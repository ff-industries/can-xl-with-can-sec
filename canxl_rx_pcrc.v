==> flow/design.v <==
module canxl_rx_pcrc (
    clk,
    g_rst,
    data,
    pcrc_enable,
    initialize,
    tx_success,
    rx_success,
    rcvd_bt_cnt,
    pcrc_frm
);
input clk;
input g_rst;
input data;
input pcrc_enable;
input initialize;
input tx_success;
input rx_success;
input [14:0] rcvd_bt_cnt;
output [12:0] pcrc_frm;
reg [12:0] pcrc_frm;
wire pcrc_next;
wire [12:0] pcrc_tmp;
reg [14:0] prev_rcvd_bt_cnt;
assign pcrc_next = data ^ pcrc_frm[12];
assign pcrc_tmp = {pcrc_frm[11:0], 1'b0};
always @ (posedge clk or posedge g_rst)
begin
    if (g_rst)
    begin
        pcrc_frm <= 13'h0;
        prev_rcvd_bt_cnt <= 15'h0;
    end
    else if (tx_success || rx_success)
    begin
        pcrc_frm <= 13'h0;
        prev_rcvd_bt_cnt <= rcvd_bt_cnt;
    end
    else if (initialize)
    begin
        pcrc_frm <= 13'h0;
        prev_rcvd_bt_cnt <= rcvd_bt_cnt;
    end
    else if (pcrc_enable && (rcvd_bt_cnt != prev_rcvd_bt_cnt))
    begin
        if (pcrc_next)
        begin
            pcrc_frm <= pcrc_tmp ^ 13'h19C7;
        end
        else
        begin
            pcrc_frm <= pcrc_tmp;
        end
        prev_rcvd_bt_cnt <= rcvd_bt_cnt;
    end
end
endmodule
* From RTL to reports: canxl_rx_pcrc *
The steps from the RTL of canxl_rx_pcrc to its reports follow in flow order.
Line numbers count from 1 in the design file above.
The mark n/a stands for no value.

inputs
  design top = canxl_rx_pcrc
  clock input = clk
  library = sky130hd
  library corner = tt_025C_1v80

* After elaboration *
Counts by Yosys on the flattened word-level netlist (proc, flatten, opt, wreduce; memories kept). Register bits leave out memories and registers merged into their read ports (data or address). Print and check cells are left out. Cells with the same type and inputs are merged into one.

word-level totals
  bits in registers = 28
  latch bits = 0
  memory bits (writable) = 0
  ROM bits = 0
  word width x clocked read ports = 0
  memory cells = 0
  input port bits = 22
  elaborated cells = 15

cells by class
  $add $sub $neg = 0
  $mul = 0
  divide/modulo/power cells = 0
  magnitude comparators = 0
  eq/ne operators = 1
  shifts and indexed selects = 0
  mux-type cells = 7
  bitwise gates (word level) = 2
  reductions and logical operators = 3

operator list
  kind                    count
  two-way mux 13 bit      4
  two-way mux 15 bit      3
  inequality test 15 bit  1
  inverter 8 bit          1
  nonzero test 3 bit      1
  bitwise XOR 1 bit       1
  logical AND 1 bit       1
  logical OR 1 bit        1

* Depth *
Yosys ltp: most cells in a row. Word level: on the elaborated netlist, between registers, memories and ports. Mapped: between sequential cells and ports; inverters and the memories' decode and read muxes count.

depth
  depth in word-level cells = 5
  ABC_AREA = 0
  gate-level depth with buffers = 6
  mapped depth without buffers = 5

* After synthesis *
The flow's flattened synthesis, as Yosys stat reports it; memories are mapped. The netlist is that of the ABC_AREA named above (0 if unset); the other value can give another one.
Totals and module areas in this step are rounded.

cell types
  type                       count  total area (µm²)
  sky130_fd_sc_hd__dfrtp_1   28     700.672
  sky130_fd_sc_hd__mux2_4    10     150.144
  sky130_fd_sc_hd__xnor2_1   17     148.893
  sky130_fd_sc_hd__nand3_1   13     65.062
  sky130_fd_sc_hd__mux2_2    5      56.304
  sky130_fd_sc_hd__o31ai_1   7      52.55
  sky130_fd_sc_hd__xor2_1    6      52.55
  sky130_fd_sc_hd__o21ai_0   6      30.029
  sky130_fd_sc_hd__o41ai_4   1      27.526
  sky130_fd_sc_hd__nand2_1   5      18.768
  sky130_fd_sc_hd__nand4_1   3      18.768
  sky130_fd_sc_hd__or3_1     2      12.512
  sky130_fd_sc_hd__buf_6     1      11.261
  sky130_fd_sc_hd__clkbuf_1  3      11.261
  sky130_fd_sc_hd__nor3_2    1      10.01
  sky130_fd_sc_hd__nand2_2   1      6.256
  sky130_fd_sc_hd__a21oi_1   1      5.005
  sky130_fd_sc_hd__buf_1     1      3.754
  sky130_fd_sc_hd__inv_1     1      3.754

synthesis totals
  cells in the netlist = 112
  mapped area = 1385 µm²
  flip-flop cells = 28
  buffer cells = 5

* Path before layout *
Path of least setup slack by OpenSTA after synthesis, without wires, with an ideal clock, recovery checks aside; 20% of the period is set as input and as output delay. Where synthesis merged equal registers, the netlist keeps one of their names.

path after synthesis
  kind = input -> register
  from = in rcvd_bt_cnt[12]
  to = reg prev_rcvd_bt_cnt[0]
  period = 3.43 ns
  setup time = 0.125 ns
  launch time at the first pin = 0.686 ns
  arrival = 2.140 ns
  data required time = 3.305 ns
  path slack = 1.165 ns
  delay of the path = 1.579 ns
  stages = 6
  period reached after synthesis = 2.265 ns

"delay of the path" is the arrival time less input delay plus setup time.
"stages": output pins that drive a net of the path, with the launching flip-flop's if there is one; two outputs of one cell count as two.
"period reached after synthesis" = period - worst setup slack (recovery checks aside). The figure is calculated, with input and output delays left at 20% of the set period.
Between the ends stands the longest chain of elaborated cells between them, by number of cells; it is not shown to be the way that was timed. Of several equally long chains one is given.
A line is the first line of the expression or statement that the cell stems from. Yosys adds cells for indexed reads and writes and turns some case tables into memories.
A register here has more assigning lines than the two given.

between the ends, after synthesis
  cells stage by stage = sky130_fd_sc_hd__xnor2_1 sky130_fd_sc_hd__nand4_1 sky130_fd_sc_hd__o41ai_4 sky130_fd_sc_hd__nand2_2 sky130_fd_sc_hd__buf_6 sky130_fd_sc_hd__mux2_4
  length of the longest elaborated chain = 5

RTL lines, path after synthesis
  element                 line  text
  start: declaration      19    input [14:0] rcvd_bt_cnt;
  inequality test 15 bit  44    else if (pcrc_enable && (rcvd_bt_cnt != prev_rcvd_bt_cnt))
  logical AND 1 bit       44
  two-way mux 15 bit      44
  two-way mux 15 bit      39    else if (initialize)
  two-way mux 15 bit      34    else if (tx_success || rx_success)
  end: assignment         37    prev_rcvd_bt_cnt <= rcvd_bt_cnt;
  end: assignment         42    prev_rcvd_bt_cnt <= rcvd_bt_cnt;
  end: declaration        24    reg [14:0] prev_rcvd_bt_cnt;

* Worst path after layout *
From the final timing report of record 1: the path of least setup slack in the routed layout; clock arrival at registers is part of the times.

path post-layout
  kind = input -> register
  from = in rcvd_bt_cnt[14]
  to = reg prev_rcvd_bt_cnt[0]
  period = 3.3 ns
  setup time = 0.11 ns
  launch time at the first pin = 0.66 ns
  arrival = 2.61 ns
  data required time = 3.47 ns
  path slack = 0.86 ns
  stages = 6

Between the ends stands the longest chain of elaborated cells between them, by number of cells; it is not shown to be the way that was timed. Of several equally long chains one is given.
A register here has more assigning lines than the two given.

between the ends, post-layout
  cells stage by stage = sky130_fd_sc_hd__clkdlybuf4s50_1 sky130_fd_sc_hd__xnor2_1 sky130_fd_sc_hd__nand4_1 sky130_fd_sc_hd__o41ai_4 sky130_fd_sc_hd__nand2_2 sky130_fd_sc_hd__mux2_4
  length of the longest elaborated chain = 5

RTL lines, path post-layout
  element                 line  text
  start: declaration      19    input [14:0] rcvd_bt_cnt;
  inequality test 15 bit  44    else if (pcrc_enable && (rcvd_bt_cnt != prev_rcvd_bt_cnt))
  logical AND 1 bit       44
  two-way mux 15 bit      44
  two-way mux 15 bit      39    else if (initialize)
  two-way mux 15 bit      34    else if (tx_success || rx_success)
  end: assignment         37    prev_rcvd_bt_cnt <= rcvd_bt_cnt;
  end: assignment         42    prev_rcvd_bt_cnt <= rcvd_bt_cnt;
  end: declaration        24    reg [14:0] prev_rcvd_bt_cnt;

Wiki page: canxl_rx_pcrc / flow data

Settings and measured results of 2 stored flow runs for module canxl_rx_pcrc (sky130hd), not sorted in any way. The constraints put input and output delay at 20% of the set period each and load the outputs with 0.01 pF.
"period achieved": clock period set for the run, less the worst setup slack. It is reckoned from that one timing run; input and output delays stay at 20% of the period that was set.
"worst path time": the worst setup path's part of the clock period (all of it between registers, 20% less for each end at a port) less its slack. A launch clock that arrives late makes it longer, a capture clock that arrives late makes it shorter.
The results are shown rounded.
Settings: - = not set for that run.

name                                   record 1           record 2
period_ns                              3.3                1.28
CORE_UTILIZATION                       37                 38
PLACE_DENSITY_LB_ADDON                 0.2                0.1
HOLD_SLACK_MARGIN                      0.28               -
CORE_MARGIN                            6                  2
TNS_END_PERCENT                        65                 50
ABC_AREA                               0                  -
CTS_CLUSTER_DIAMETER                   53                 -
CAP_MARGIN                             5                  20
SLEW_MARGIN                            5                  20
SETUP_SLACK_MARGIN                     -                  0.02
CORE_ASPECT_RATIO                      -                  1.36
GPL_TIMING_DRIVEN                      -                  0
MAX_ROUTING_LAYER                      -                  met4
synthesis area (µm²)                   1385               1385
total die area (µm²)                   5356               4150
standard-cell area after layout (µm²)  1851               1992
utilization in the final report        0.534              0.574
worst setup slack after layout (ns)    0.858              -0.566
final setup TNS (ns)                   0.000              -14.81
period achieved (ns)                   2.442              1.846
worst path time (ns)                   1.78               1.85
worst setup path kind                  input -> register  register -> register
