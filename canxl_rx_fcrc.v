==> flow/design.v <==
module canxl_rx_fcrc (clk, g_rst, data, fcrc_enable, initialize, tx_success,
rx_success, rcvd_bt_cnt, fcrc_frm);
input clk;
input g_rst;
input data;
input fcrc_enable;
input initialize;
input tx_success;
input rx_success;
input [14:0] rcvd_bt_cnt;
output [31:0] fcrc_frm;
reg [31:0] fcrc_frm;
wire fcrc_next;
wire [31:0] fcrc_tmp;
reg [14:0] prev_rcvd_bt_cnt;
  assign fcrc_next = data ^ fcrc_frm[31];
  assign fcrc_tmp = {fcrc_frm[30:0], 1'b0};
always @ (posedge clk or posedge g_rst)
begin
 if(g_rst)
 begin 
 fcrc_frm <= 32'h0;
 prev_rcvd_bt_cnt <= 15'h0;
 end 
 else if (tx_success || rx_success)
 begin
 fcrc_frm <= 32'h0;
 prev_rcvd_bt_cnt <= rcvd_bt_cnt;
 end
 else if (initialize)
 begin
 fcrc_frm <= 32'h0;
 prev_rcvd_bt_cnt <= rcvd_bt_cnt;
 end 
else if (fcrc_enable && (rcvd_bt_cnt != prev_rcvd_bt_cnt))
    begin
        if (fcrc_next)
        begin
            fcrc_frm <= fcrc_tmp ^ 32'h90BF6B5E;
        end
        else
        begin
            fcrc_frm <= fcrc_tmp;
        end
        prev_rcvd_bt_cnt <= rcvd_bt_cnt;
    end
end
endmodule 
Tool chain data of canxl_rx_fcrc
What the tools print for canxl_rx_fcrc, step after step. Lines are those of the file above, counted from 1. Cell names lack the library's common part. The mark -- stands for no value.

Top module: canxl_rx_fcrc. Clock: clk. Cell library: sky130hd. Corner: tt_025C_1v80.

Word-level counts
Source: Yosys, flattened and elaborated, memories not mapped. Widths are those after wreduce. Registers that Yosys merges into a memory's read port (data or address) are not register bits. Print and check cells do not count. Equal cells are merged and count once.

The figure for input bits is 22. For output and inout bits the number is 32. For word-level cells the number is 15. Register bits after elaboration: 47.

Under bitwise logic cells stands 2. The figure for eq/ne operators is 1. Multiplexer cells: 7. The figure for reductions and logical operators is 3.

Operators by type and width (number): 32-bit two-way mux (4); 15-bit two-way mux (3); 19-bit inverter (1); 15-bit inequality test (1); 3-bit nonzero test (1); 1-bit bitwise XOR (1); 1-bit logical AND (1); 1-bit logical OR (1).

Depth
Longest topological path by Yosys (ltp), each cell counted once; first at word level (registers and memories cut), then after technology mapping (sequential cells cut; the memories' decode and read muxes count).

The figure for word-level depth is 5. The figure for ABC_AREA is 0. The figure for gate-level depth with buffers is 8. Gate-level depth less buffers: 5.

Netlist
Source: synth_stat.txt of the flow (Yosys; design flattened, memories mapped). It holds for the ABC_AREA given above (unset counts as 0); a run with the other value may have another netlist.

Cells by type: dfrtp_1 (number 46, area in all 1.15E+03 um2); mux2i_1 (number 29, area in all 290.278 um2); xnor2_1 (number 32, area in all 280.269 um2); mux2_4 (number 10, area in all 150.144 um2); nor2_1 (number 31, area in all 116.362 um2); mux2_2 (number 5, area in all 56.304 um2); buf_6 (number 3, area in all 33.782 um2); clkbuf_1 (number 5, area in all 18.768 um2); nand4_1 (number 3, area in all 18.768 um2); xnor2_2 (number 1, area in all 16.266 um2); buf_2 (number 3, area in all 15.014 um2); o41a_1 (number 1, area in all 11.261 um2); nand3_1 (number 2, area in all 10.01 um2); a211o_1 (number 1, area in all 8.758 um2); xor2_1 (number 1, area in all 8.758 um2); a211oi_1 (number 1, area in all 7.507 um2); buf_4 (number 1, area in all 7.507 um2); inv_1 (number 2, area in all 7.507 um2).

Other cell types: 4; their cells: 4.

Mapped flip-flops: 46. Mapped cells: 181. Buffer cells: 12. The entry for sequential area reads 0.0011511 mm2. The entry for chip area (Yosys) reads 0.0022284 mm2.

Path before layout
Source: OpenSTA report_checks on the synthesized netlist (no wires, ideal clock, input and output delay 20% of the period each), path of least setup slack; recovery checks are left aside. Register names are those of the netlist, which keeps one name where synthesis merged equal registers.

Path type: in2reg. From: input port rcvd_bt_cnt[11]. To: register prev_rcvd_bt_cnt[0]. The figure for arrival is 1.982 ns. The figure for time at the first pin is 0.442 ns. The figure for path delay is 1.665 ns. For required time the number is 2.085 ns. The figure for period is 2.21 ns. The figure for buffers on the path is 3. Driving pins on the path: 8. Slack: 0.103 ns. For library setup time the number is 0.125 ns. The entry for input delay reads 0.442 ns. Under period reached after synthesis stands 2.107 ns.

"path delay" is the arrival time less input delay plus setup time. "driving pins on the path": output pins that drive a net of the path, with the launching flip-flop's if there is one; two outputs of one cell count as two. "period reached after synthesis" = period - worst setup slack (recovery checks aside). The figure is calculated, with input and output delays left at 20% of the set period. Between the ends stands the longest chain of elaborated cells between them, by number of cells; it is not shown to be the way that was timed. Of several equally long chains one is given. A line is the first line of the expression or statement that the cell stems from. Yosys adds cells for indexed reads and writes and turns some case tables into memories. At most two assigning lines are given for a register; there are more.

Path through: xnor2_1 nand4_1 o41a_1 buf_6 or2_1 buf_6 buf_6 mux2_4. Cells in the longest elaborated chain: 5. The entry for elaborated cells on any way between the ends reads 6. The entry for RTL lines with such cells reads 3. Classes of those cells: eq/ne (1); mux (3); reduce/logical (2).

Ends and longest elaborated chain, post-synthesis: from (decl) (line 10) `input [14:0] rcvd_bt_cnt;`; 15-bit inequality test (line 35) `else if (fcrc_enable && (rcvd_bt_cnt != prev_rcvd_bt_cnt))`; 1-bit logical AND (line 35); 15-bit two-way mux (line 35); 15-bit two-way mux (line 30) `else if (initialize)`; 15-bit two-way mux (line 25) `else if (tx_success || rx_success)`; to (assign) (line 28) `prev_rcvd_bt_cnt <= rcvd_bt_cnt;`; to (assign) (line 33) `prev_rcvd_bt_cnt <= rcvd_bt_cnt;`; to (decl) (line 15) `reg [14:0] prev_rcvd_bt_cnt;`.

Timing after layout
Path of least setup slack in the final report of run A (OpenROAD, finished layout, wires in). Where an end is a register, its clock arrival counts in the times.

Path type: reg2reg. From: register prev_rcvd_bt_cnt[12]. To: register prev_rcvd_bt_cnt[9]. Slack: 0.01 ns. For library setup time the number is 0.11 ns. The figure for buffers on the path is 1. Driving pins on the path: 7. For required time the number is 2.17 ns. The figure for period is 1.99 ns. The figure for time at the first pin is 0.29 ns. The figure for arrival is 2.16 ns.

Between the ends stands the longest chain of elaborated cells between them, by number of cells; it is not shown to be the way that was timed. Of several equally long chains one is given. At most two assigning lines are given for a register; there are more.

Path through: dfrtp_1 xnor2_1 nand4_1 o41a_2 or2_4 buf_8 mux2_4. Cells in the longest elaborated chain: 5. The entry for elaborated cells on any way between the ends reads 6. The entry for RTL lines with such cells reads 3. Classes of those cells: eq/ne (1); mux (3); reduce/logical (2).

Ends and longest elaborated chain, post-layout: from (decl) (line 15) `reg [14:0] prev_rcvd_bt_cnt;`; from (assign) (line 28) `prev_rcvd_bt_cnt <= rcvd_bt_cnt;`; from (assign) (line 33) `prev_rcvd_bt_cnt <= rcvd_bt_cnt;`; 15-bit inequality test (line 35) `else if (fcrc_enable && (rcvd_bt_cnt != prev_rcvd_bt_cnt))`; 1-bit logical AND (line 35); 15-bit two-way mux (line 35); 15-bit two-way mux (line 30) `else if (initialize)`; 15-bit two-way mux (line 25) `else if (tx_success || rx_success)`; to (assign) (line 28); to (assign) (line 33); to (decl) (line 15).

FLOW RESULTS
============

Below are 2 stored runs of the flow (Yosys, OpenROAD; platform sky130hd) on canxl_rx_fcrc, each with its settings and what was measured, unordered. Constraints: input delay and output delay 20% of the set period each, output load 0.01 pF.

Run A has these settings: period_ns 1.99; CORE_UTILIZATION 24; PLACE_DENSITY_LB_ADDON 0.24; CELL_PAD_IN_SITES_GLOBAL_PLACEMENT 1; CELL_PAD_IN_SITES_DETAIL_PLACEMENT 1; CAP_MARGIN 5; CORE_MARGIN 2; SLEW_MARGIN 20. The measured mapped cell area after synthesis is 0.0022284 mm2. The standard-cell area of the final layout is 0.0030104 mm2. The die outline area comes to 0.0100721 mm2. The lowest setup slack is 0.010 ns.

Run B has these settings: period_ns 1.54; CORE_UTILIZATION 49; SETUP_SLACK_MARGIN 0.02; PLACE_DENSITY_LB_ADDON 0.26; HOLD_SLACK_MARGIN 0.04; CORE_MARGIN 6; CELL_PAD_IN_SITES_GLOBAL_PLACEMENT 0; GPL_ROUTABILITY_DRIVEN 1; CTS_CLUSTER_DIAMETER 286; SLEW_MARGIN 20; MIN_ROUTING_LAYER met2; CAP_MARGIN 20. The measured mapped cell area after synthesis is 0.0022284 mm2. The lowest setup slack is -0.439 ns. The die outline area comes to 0.0063099 mm2. The standard-cell area of the final layout is 0.0029879 mm2.
